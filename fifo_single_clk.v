==> flow/design.v <==
`timescale 1ns / 1ps
module fifo_single_clk(clk,rst,buf_out,wr_en,rd_en,buf_empty,buf_full,buf_in,fifo_counter,fifo_threshold ,fifo_overflow,fifo_underflow);
input rst,clk,wr_en,rd_en;
input[7:0] buf_in;
output[7:0] buf_out;
output buf_empty,buf_full; 
output [7:0] fifo_counter;
output reg fifo_threshold;
output reg fifo_overflow,fifo_underflow;
reg [7:0] buf_out;
reg buf_empty,buf_full;
reg[7:0] fifo_counter;
reg[6:0] rd_ptr,wr_ptr;
reg[7:0] buf_mem[63:0];
always @(fifo_counter)begin
    buf_empty=(fifo_counter==0);
    buf_full=(fifo_counter==64);
    fifo_threshold=(fifo_counter>=32);
end
always @(posedge clk,posedge rst)begin
    if(rst)
        fifo_counter<=0;
    else if((!buf_full && wr_en)&&(!buf_empty && rd_en))
        fifo_counter<=fifo_counter;
    else if(!buf_full && wr_en)
        fifo_counter<=fifo_counter+1;
    else if(!buf_empty && rd_en)
        fifo_counter<=fifo_counter-1;
    else
        fifo_counter<=fifo_counter;    
end
always @(posedge clk or posedge rst) begin
    if (rst) begin
        fifo_overflow  <= 0;
        fifo_underflow <= 0;
    end else begin
        if (wr_en && buf_full)
            fifo_overflow <= 1;
        else if (rd_en)
            fifo_overflow <= 0;
        if (rd_en && buf_empty)
            fifo_underflow <= 1;
        else if (wr_en)
            fifo_underflow <= 0;
    end
end
always @(posedge clk) begin
    if(rst)
        buf_out<=0;
    else begin
        if(rd_en && !buf_empty)
            buf_out<=buf_mem[rd_ptr];
        else 
            buf_out<=buf_out;
        end
    end
always @(posedge clk) begin
    if(rst)
        buf_out<=0;
    else begin
        if(wr_en && !buf_full)
            buf_mem[wr_ptr]<=buf_in;
        else 
            buf_mem[wr_ptr]<= buf_mem[wr_ptr];
        end
    end
always @(posedge clk,posedge rst) begin
    if(rst)begin
        wr_ptr<=0;
        rd_ptr<=0;end
    else begin
        if(wr_en && !buf_full)
            wr_ptr<=wr_ptr+1;
        else 
            wr_ptr<=wr_ptr;
        if(!buf_empty && rd_en)
            rd_ptr<=rd_ptr+1;
        else
            rd_ptr<=rd_ptr;
        end
    end   
endmodule
==> Tool chain data of fifo_single_clk <==
What the tools print for fifo_single_clk, step after step.
Lines are those of the file above, counted from 1.
{ "setup": {"design": "fifo_single_clk", "clock_port": "clk", "cell_library": "sky130hd", "pvt_corner": "tt_025C_1v80"} }

==> After elaboration <==
Counts by Yosys on the flattened word-level netlist (proc, flatten, opt, wreduce; memories kept). Register bits leave out memories and registers merged into their read ports (data or address). Print and check cells are left out. Cells with the same type and inputs are merged into one.
{ "op_classes": {"cmp": 1, "reduce_logical": 12, "logic": 1, "mux": 6, "eq_ne": 1, "add_sub_neg": 2} }
{ "op_table": {"columns": ["operator", "count"], "rows": [
  ["2-to-1 mux 8 bit", 2],
  ["adder 8 x 1 -> 8 bit with constant B", 1],
  ["subtractor 8 x 1 -> 8 bit with constant B", 1],
  [">= comparator 8 x 6 -> 1 bit with constant B", 1],
  ["== test 8 x 7 -> 1 bit with constant B", 1],
  ["zero test 8 bit", 1],
  ["nonzero test 2 bit", 3],
  ["logical AND 1 bit", 5],
  ["2-to-1 mux 1 bit", 4],
  ["zero test 1 bit", 2],
  ["AND reduction 2 bit", 1],
  ["inverter 1 bit", 1]
]} }
{ "bits": {"output_inout_bits": 21, "inputBits": 12, "register_bits": 10} }

==> Depth <==
Depth = most cells in a row (Yosys ltp): at word level without a register or memory, in the mapped netlist without a sequential cell, where the memories' decode and read muxes count.
{ "logic_depth": {"ltp_word": 6, "abc_area": 0, "ltp_mapped": 9, "ltp_nobuf": 9} }

==> After synthesis <==
Yosys stat after the flow's synthesis: flattened, memories mapped to cells. It holds for the ABC_AREA given above (unset counts as 0); a run with the other value may have another netlist.
{ "mapped": {"seqArea_um2": 250.2, "flip_flops": 10, "mapped_cells": 88, "synth_area_um2": 807.0} }
{ "types": {"columns": ["cell", "count", "type_area_um2"], "rows": [
  ["sky130_fd_sc_hd__dfrtp_1", 10, 250.24],
  ["sky130_fd_sc_hd__ha_1", 6, 75.072],
  ["sky130_fd_sc_hd__buf_4", 8, 60.058],
  ["sky130_fd_sc_hd__xnor2_1", 4, 35.034],
  ["sky130_fd_sc_hd__mux2_2", 3, 33.782],
  ["sky130_fd_sc_hd__nand2_1", 9, 33.782],
  ["sky130_fd_sc_hd__a21oi_1", 5, 25.024],
  ["sky130_fd_sc_hd__o21ai_0", 5, 25.024],
  ["sky130_fd_sc_hd__o211ai_1", 3, 22.522],
  ["sky130_fd_sc_hd__o211ai_4", 1, 21.27],
  ["sky130_fd_sc_hd__fa_1", 1, 20.019],
  ["sky130_fd_sc_hd__inv_1", 5, 18.768],
  ["sky130_fd_sc_hd__nor2_1", 5, 18.768],
  ["sky130_fd_sc_hd__xor2_1", 2, 17.517],
  ["sky130_fd_sc_hd__nor2b_1", 2, 12.512],
  ["sky130_fd_sc_hd__nor4_2", 1, 12.512],
  ["sky130_fd_sc_hd__a221oi_1", 1, 8.758],
  ["sky130_fd_sc_hd__a22o_1", 1, 8.758]
]} }
Not listed: further types 16, cells in them 16.

==> Worst setup path after synthesis <==
OpenSTA on the mapped netlist: ideal clock, no wires. The path of least setup slack (recovery checks aside). Input and output delay are each 20% of the period. Register names are those of the netlist, which keeps one name where synthesis merged equal registers.
{ "synth_path": {"path_kind": "register to register", "startpoint": "register fifo_counter[0]", "endpoint": "register fifo_counter[7]", "path_stages": 10, "tclk_ps": 2340, "path_slack_ps": -195, "n_path_buf": 0, "path_delay_ps": 2534, "arrival_time_ps": 2394, "t_required_ps": 2200, "period_less_setup_slack_ps": 2535} }
"path_delay_ps" = arrival - input delay + setup time.
"path_stages": output pins that drive a net of the path, with the launching flip-flop's if there is one; two outputs of one cell count as two.
"period_less_setup_slack_ps" is the clock period less the worst setup slack; recovery checks do not enter. This is arithmetic on one report: input and output delays are still those of the set period (20% each).
Between the ends stands the longest chain of elaborated cells between them, by number of cells; it is not shown to be the way that was timed. Of several equally long chains one is given.
A line is the first line of the expression or statement that the cell stems from. Yosys adds cells for indexed reads and writes and turns some case tables into memories.
At most two assigning lines are given for a register; there are more.
{ "synth_between": {"path_cell_list": "sky130_fd_sc_hd__dfrtp_1 > sky130_fd_sc_hd__nor3_1 > sky130_fd_sc_hd__nand3_1 > sky130_fd_sc_hd__nand2_1 > sky130_fd_sc_hd__ha_1 > sky130_fd_sc_hd__a211oi_1 > sky130_fd_sc_hd__o211ai_1 > sky130_fd_sc_hd__and4_1 > sky130_fd_sc_hd__a221oi_1 > sky130_fd_sc_hd__o211ai_1", "elab_chain_cells": 6, "cells_between": 14, "classes_between": "add/sub (2); eq/ne (1); mux (2); logic (1); reduce/logical (8)"} }
{ "synth_lines": {"columns": ["item", "line", "rtl"], "rows": [
  ["start, declared", 7, "output [7:0] fifo_counter;"],
  ["start, assigned", 24, "fifo_counter<=fifo_counter;"],
  ["start, assigned", 26, "fifo_counter<=fifo_counter+1;"],
  ["== test 8 x 7 -> 1 bit", 17, "buf_full=(fifo_counter==64);"],
  ["zero test 1 bit", 23, "else if((!buf_full && wr_en)&&(!buf_empty && rd_en))"],
  ["logical AND 1 bit (2 in a row)", 23, null],
  ["inverter 1 bit", null, null],
  ["AND reduction 2 bit", null, null],
  ["end, assigned", 24, null],
  ["end, assigned", 26, null],
  ["end, declared", 7, null]
]} }

==> Worst path after layout <==
From the final timing report of stored run 2: the path of least setup slack in the routed layout; clock arrival at registers is part of the times.
The report prints the path's times to 10 ps; the period is as set.
{ "layout_path": {"path_kind": "input to register", "startpoint": "input wr_en", "endpoint": "register fifo_counter[7]", "arrival_time_ps": 3150, "n_path_buf": 1, "path_slack_ps": 1130, "tclk_ps": 4160, "t_required_ps": 4290, "path_stages": 8} }
Between the ends stands the longest chain of elaborated cells between them, by number of cells; it is not shown to be the way that was timed. Of several equally long chains one is given.
At most two assigning lines are given for a register; there are more.
{ "layout_between": {"path_cell_list": "sky130_fd_sc_hd__clkdlybuf4s50_1 > sky130_fd_sc_hd__nand2_1 > sky130_fd_sc_hd__ha_1 > sky130_fd_sc_hd__a211oi_1 > sky130_fd_sc_hd__o211ai_1 > sky130_fd_sc_hd__and4_1 > sky130_fd_sc_hd__a221oi_1 > sky130_fd_sc_hd__o211ai_1", "elab_chain_cells": 4, "cells_between": 6, "classes_between": "mux (1); logic (1); reduce/logical (4)"} }
{ "layout_lines": {"columns": ["item", "line", "rtl"], "rows": [
  ["start, declared", 3, "input rst,clk,wr_en,rd_en;"],
  ["logical AND 1 bit (2 in a row)", 23, "else if((!buf_full && wr_en)&&(!buf_empty && rd_en))"],
  ["inverter 1 bit", null, null],
  ["AND reduction 2 bit", null, null],
  ["end, assigned", 24, "fifo_counter<=fifo_counter;"],
  ["end, assigned", 26, "fifo_counter<=fifo_counter+1;"],
  ["end, declared", 7, "output [7:0] fifo_counter;"]
]} }

Design fifo_single_clk on sky130hd. What follows are 2 stored runs of the flow, each under its own settings; their order means nothing. The constraints put input and output delay at 20% of the set period each and load the outputs with 0.01 pF.
"period_less_ws_ps" is the run's clock period less its worst setup slack. It is reckoned from that one timing run; input and output delays stay at 20% of the period that was set.
"worst_path_allowed_less_slack_ps": the worst setup path's part of the clock period (all of it between registers, 20% less for each end at a port) less its slack. A launch clock that arrives late makes it longer, a capture clock that arrives late makes it shorter.
By "final_power_uw" is meant OpenSTA's value without simulated activity: inputs other than the clock are taken to toggle once in ten clock periods, and the tool carries that through the logic.
"worst_path_allowed_less_slack_ps" is given in steps of 10 ps.
[
  {
    "run": "stored run 1",
    "settings": { "period_ns": 2.3, "CORE_UTILIZATION": 59, "PLACE_DENSITY": 0.63, "CELL_PAD_IN_SITES_DETAIL_PLACEMENT": 2, "ABC_AREA": 1, "GPL_TIMING_DRIVEN": 0, "CTS_CLUSTER_SIZE": 61, "CTS_CLUSTER_DIAMETER": 398, "MIN_ROUTING_LAYER": "met2", "MAX_ROUTING_LAYER": "met5", "CAP_MARGIN": 20, "CORE_MARGIN": 2, "SLEW_MARGIN": 20 },
    "outcome": "no results, placement failed with DPL-0033"
  },
  {
    "run": "stored run 2",
    "settings": { "period_ns": 4.16, "CAP_MARGIN": 20, "CORE_MARGIN": 2, "CORE_UTILIZATION": 40, "SLEW_MARGIN": 20 },
    "results": { "die_area_um2": 2392.7, "final_power_uw": 724.4, "synth_area_um2": 807.0, "holdWs_ps": 538, "timing.setup.ws_ps": 1134, "period_less_ws_ps": 3026, "worst_path_allowed_less_slack_ps": 2190, "worst_path_kind": "input to register", "post_route_stdcell_area_um2": 998.5, "post_route_util_pct": 52.0, "setupTns_ps": 0 }
  }
]
